==> flow/design.v <==
module dffr #(parameter WIDTH = 1) (
    input clk,
    input r,
    input [WIDTH-1:0] d,
    output reg [WIDTH-1:0] q
);
    always @ (posedge clk) 
        if (r) 
            q <= {WIDTH{1'b0}};
        else
            q <= d;
endmodule
module lfsr(
	output outbit, 
	input clk, rst, load);
	wire[12:0] curr_state;
	reg [12:0] next_state;
	parameter SEED = 13'd1;
	dffr #(13) ff (.clk(clk), .r(rst), .d(next_state), .q(curr_state));
	always @(*) begin
		next_state = load ? SEED : {curr_state[11:0], outbit};
	end
   assign outbit = rst ? 1'b0 : curr_state[12] ^ curr_state[11] ^ curr_state[10] ^ curr_state[7];
endmodule
module modulator (
	input clk, rst, load,
	output result_out,
	output new_word,
	output xor_result);
wire passed_bit;
wire [11:0] word;
lfsr l1 (.outbit(passed_bit), .clk(clk), .rst(rst), .load(load));
word_generator wg1(.inbit(passed_bit), .clk(clk), .rst(rst), .new_word(new_word), .finished_word(word));	
xor_word x1(.word(word), .receive_word(new_word), .clk(clk), .rst(rst), .result_out(result_out), .xor_result(xor_result));
endmodule
module word_generator(
	input inbit, clk, rst,
	output [11:0] finished_word,
	output new_word);
wire [3:0] count;
reg [3:0] next_count;  
wire [11:0] word;
reg [11:0] next_word, proto_finished_word;
parameter DEFAULT_WORD = 12'b100000000000;
parameter DEFAULT_COUNT = 4'd11;
dffr #(4) count_ff (.clk(clk), .r(rst), .d(next_count), .q(count));
dffr #(12) word_ff (.clk(clk), .r(rst), .d(next_word), .q(word));
always @(*) begin
	if (count == 0 || rst) begin
		next_word = DEFAULT_WORD;
		next_count = DEFAULT_COUNT;
		proto_finished_word = word;
	end else if (count == 1) begin
		next_word = word;
		next_count = 4'd0;
		proto_finished_word = word;
	end else begin
		next_word = word;
		next_word[count - 1] = inbit;
		next_count = count - 4'd1;
		proto_finished_word = 12'd0;
	end
end
assign finished_word = rst ? 12'd0 : proto_finished_word;
assign new_word = (~rst && count == 0) ? 1'b1 : 1'b0;
endmodule
module xor_word(
	input [11:0] word,
	input clk, rst, receive_word,
	output reg xor_result, result_out);
	parameter MAXIMUM_INDEX = 4'd11;
	parameter MINIMUM_INDEX = 4'd0;
	wire [3:0] curr_index, next_index;
	reg [3:0] proto_next_index;
	wire [11:0] curr_word, next_word;
	dffr #(12) word_ff(.clk(clk), .r(rst), .d(next_word), .q(curr_word));
	dffr #(4) index_ff(.clk(clk), .r(rst), .d(next_index), .q(curr_index));
	always @(*) begin
		if (receive_word) begin
			proto_next_index = MAXIMUM_INDEX - 4'd1;
			result_out = 1'b1;
			xor_result = word[MAXIMUM_INDEX];
		end else if (curr_index == MAXIMUM_INDEX) begin
			proto_next_index = curr_index;
			result_out = 1'b0;
			xor_result = 1'b0;
		end else if (MINIMUM_INDEX < curr_index) begin
			proto_next_index = curr_index - 4'b1;
			result_out = 1'b1;
			xor_result = curr_word[curr_index];
		end else if (MINIMUM_INDEX == curr_index) begin
			proto_next_index = MAXIMUM_INDEX;
			xor_result = curr_word[curr_index];
			result_out = 1'b0;
		end else begin
			proto_next_index = MAXIMUM_INDEX;
			result_out = 1'b0;
			xor_result = 1'b0;
		end
	end
	assign next_index = rst ? MAXIMUM_INDEX : proto_next_index;
	assign next_word = receive_word ? word : curr_word;
	endmodule
# Step by step through the tools: modulator
# What the tools print for modulator, step after step.
# Line numbers count from 1 in the design file above.
# The mark - stands for no value.
# inputs
top_module	modulator
clock	clk
cell_library	sky130hd
lib_corner	tt_025C_1v80

# Elaborated design
# Counts by Yosys on the flattened word-level netlist (proc, flatten, opt, wreduce; memories kept). Register bits leave out memories and registers merged into their read ports (data or address). Print and check cells are left out.
# classes
bitwise	7
eq_ne	4
compare	1
reduce_and_logical	8
mux	20
n_addsub	4
shifts	3
# op_table
operator	n
2-to-1 mux 12 bit	5
variable shift 1 x 33 -> 12 bit	1
variable shift 1 x 33 -> 12 bit with constant A	1
negator 32 -> 33 bit	1
2-to-1 mux 4 bit	5
bitwise AND 12 bit	1
OR 12 bit	1
indexed select 12 x 4 -> 1 bit	1
NOT 12 bit	1
2-to-1 mux 1 bit	10
subtractor 4 x 1 -> 4 bit with constant B	2
logical NOT 4 bit	2
OR reduction 2 bit	3
subtractor 4 x 1 -> 5 bit with constant B	1
< comparator 1 x 4 -> 1 bit with constant A	1
!= test 2 x 1 -> 1 bit with constant B	2
equality test 4 x 1 -> 1 bit with constant B	1
equality test 4 bit with constant B	1
bitwise XOR 1 bit	3
OR reduction 3 bit	1
logical AND 1 bit	1
logical OR 1 bit	1
NOT 1 bit	1
# bits
output_inout_bits	3
register_bits	45
inputBits	3

# Longest topological paths
# Yosys ltp: most cells in a row. Word level: on the elaborated netlist, between registers, memories and ports. Mapped: between sequential cells and ports; inverters and the memories' decode and read muxes count.
# depth
word_depth	8
ABC_AREA	0
mapped_depth	14

# Synthesis result
# Source: synth_stat.txt of the flow (Yosys; design flattened, memories mapped). It holds for the ABC_AREA given above (unset counts as 0); a run with the other value may have another netlist.
# by_type
cell	n	type_area_um2
sky130_fd_sc_hd__dfxtp_1	45	900.864
sky130_fd_sc_hd__nand2_1	42	157.651
sky130_fd_sc_hd__ha_1	12	150.144
sky130_fd_sc_hd__mux2i_1	14	140.134
sky130_fd_sc_hd__a21oi_1	17	85.082
sky130_fd_sc_hd__and2_1	12	75.072
sky130_fd_sc_hd__nor2_1	19	71.318
sky130_fd_sc_hd__mux4_2	3	67.565
sky130_fd_sc_hd__nand3_1	13	65.062
sky130_fd_sc_hd__nor3_1	9	45.043
sky130_fd_sc_hd__and4bb_2	3	37.536
sky130_fd_sc_hd__xor2_1	4	35.034
sky130_fd_sc_hd__clkbuf_1	8	30.029
sky130_fd_sc_hd__a221oi_4	1	26.275
sky130_fd_sc_hd__inv_1	7	26.275
sky130_fd_sc_hd__xnor2_1	3	26.275
sky130_fd_sc_hd__o21ai_0	5	25.024
sky130_fd_sc_hd__or3_1	4	25.024
# Other cell types: 25; their cells: 28.
# synth_totals
n_buf	15
ff_cells	45
area_um2	2253.4
cells	249
# By module: a second synthesis without flattening, with its own total; a netlist apart from the flattened one above.
# unflattened
hier_cells	294
hier_area_um2	2781.4
# Each row is one instance without its submodules.
# modules
mod	area_um2	instances	cells
word_generator	905.9	1	136
dffr #(WIDTH=12)	366.6	2	25
xor_word	416.6	1	47
dffr #(WIDTH=13)	395.4	1	27
dffr #(WIDTH=4)	105.1	2	8
lfsr	120.1	1	18
modulator	0.0	1	0

# Timing after synthesis
# Source: OpenSTA report_checks on the synthesized netlist (no wires, ideal clock, input and output delay 20% of the period each), path of least setup slack; recovery checks are left aside. Register names are those of the netlist, which keeps one name where synthesis merged equal registers.
# synth_path
kind	reg2reg
from	reg wg1.count_ff.q[0]
to	reg wg1.word_ff.q[11]
setup_ns	0.079
setup_slack_ns	1.515
driving_pins	14
clock_period_ns	4.46
arrival_time_ns	2.866
t_first_pin_ns	0.000
path_delay_ns	2.945
required_time_ns	4.381
period_less_setup_slack_ns	2.945
# "path_delay_ns" = arrival - input delay + setup time.
# "driving_pins": output pins that drive a net of the path, with the launching flip-flop's if there is one; two outputs of one cell count as two.
# "period_less_setup_slack_ns" is the clock period less the worst setup slack; recovery checks do not enter. This is arithmetic on one report: input and output delays are still those of the set period (20% each).
# The rows between start and end are the longest chain of elaborated cells between them; the timing report does not say that the signal goes this way. Where chains are equally long, one stands for them.
# A line is the first line of the expression or statement that the cell stems from. Yosys adds cells for indexed reads and writes and turns some case tables into memories.
# synth_via
cell_sequence	sky130_fd_sc_hd__dfxtp_1 sky130_fd_sc_hd__buf_2 sky130_fd_sc_hd__inv_1 sky130_fd_sc_hd__ha_1 sky130_fd_sc_hd__buf_4 sky130_fd_sc_hd__xor2_1 sky130_fd_sc_hd__or3_1 sky130_fd_sc_hd__inv_1 sky130_fd_sc_hd__ha_1 sky130_fd_sc_hd__and4bb_2 sky130_fd_sc_hd__nand4_2 sky130_fd_sc_hd__a221oi_4 sky130_fd_sc_hd__a311oi_1 sky130_fd_sc_hd__a211oi_2
elab_chain_len	8
cone_cells	13
cone_classes	add/sub: 2; eq/ne: 2; shift: 2; mux: 2; logic: 3; reduce/logical: 2
# synth_rtl
element	line_no	text
from (decl)	5	output reg [WIDTH-1:0] q
from (assign)	9	q <= {WIDTH{1'b0}};
from (assign)	11	q <= d;
subtractor 4 x 1 -> 5 bit	59	next_word[count - 1] = inbit;
negator 32 -> 33 bit	59
variable shift 1 x 33 -> 12 bit	59
NOT 12 bit	59
bitwise AND 12 bit	59
OR 12 bit	59
2-to-1 mux 12 bit	53	end else if (count == 1) begin
2-to-1 mux 12 bit	49	if (count == 0 || rst) begin
to (assign)	9
to (assign)	11
to (decl)	5

# Timing after layout
# From the final timing report of entry A: the path of least setup slack in the routed layout; clock arrival at registers is part of the times.
# layout_path
kind	reg2reg
from	reg wg1.count_ff.q[0]
to	reg wg1.word_ff.q[10]
setup_slack_ns	-0.91
setup_ns	0.10
clock_period_ns	1.74
arrival_time_ns	2.84
t_first_pin_ns	0.29
required_time_ns	1.92
driving_pins	13
# The rows between start and end are the longest chain of elaborated cells between them; the timing report does not say that the signal goes this way. Where chains are equally long, one stands for them.
# layout_via
cell_sequence	sky130_fd_sc_hd__dfxtp_4 sky130_fd_sc_hd__inv_4 sky130_fd_sc_hd__ha_4 sky130_fd_sc_hd__xor2_2 sky130_fd_sc_hd__or3_4 sky130_fd_sc_hd__inv_2 sky130_fd_sc_hd__ha_4 sky130_fd_sc_hd__and4bb_2 sky130_fd_sc_hd__nand4_4 sky130_fd_sc_hd__a221oi_4 sky130_fd_sc_hd__buf_6 sky130_fd_sc_hd__nand3_1 sky130_fd_sc_hd__mux2i_1
elab_chain_len	6
cone_cells	11
cone_classes	add/sub: 2; eq/ne: 1; shift: 2; logic: 3; reduce/logical: 3
# layout_rtl
element	line_no	text
from (decl)	5	output reg [WIDTH-1:0] q
from (assign)	9	q <= {WIDTH{1'b0}};
from (assign)	11	q <= d;
subtractor 4 x 1 -> 5 bit	59	next_word[count - 1] = inbit;
negator 32 -> 33 bit	59
variable shift 1 x 33 -> 12 bit	59
NOT 12 bit	59
bitwise AND 12 bit	59
OR 12 bit	59
to (assign)	9
to (assign)	11
to (decl)	5

# Measured results for modulator: 2 stored runs of the Yosys and OpenROAD flow on sky130hd. The settings differ; the order carries no meaning. The constraints put input and output delay at 20% of the set period each and load the outputs with 0.01 pF.
# By "achieved_clock_period_ns" is meant the clock period of the run minus its worst setup slack. This is arithmetic on one report: input and output delays are still those of the set period (20% each).
# "worstPathTime_ns" means the part of the period allowed to the worst setup path (the constraints hold back 20% at inputs and 20% at outputs) less its slack; where the path has registers, the arrival times of their clocks count too.
# "total_power_mw": no workload was simulated; the value follows from the tool's default switching activity.
# A setting shown as - is not set for that run.
run name	period_ns	CORE_UTILIZATION	SETUP_SLACK_MARGIN	GPL_TIMING_DRIVEN	GPL_ROUTABILITY_DRIVEN	CTS_CLUSTER_SIZE	SLEW_MARGIN	MAX_ROUTING_LAYER	CAP_MARGIN	CORE_MARGIN	PLACE_DENSITY	ABC_AREA	CTS_CLUSTER_DIAMETER	MIN_ROUTING_LAYER	final_util_frac	total_power_mw	hold_worst_slack_ns	worstPathTime_ns	path_kind	design.die.area_um2	synthesis_area_um2	worstSetupSlack_ns	achieved_clock_period_ns	finalCellArea_um2	setupTns_ns
entry A	1.74	42	-0.01	1	1	41	40	met4	20	2	-	-	-	-	0.582	5.351	0.435	2.65	reg2reg	5966.8	2253.4	-0.914	2.654	2990.4	-11.635
entry B	2.43	54	0.2	-	0	-	20	-	20	2	0.7	1	140	met1	0.766	4.363	0.410	2.53	reg2reg	4887.4	2346.0	-0.101	2.531	3131.8	-0.390
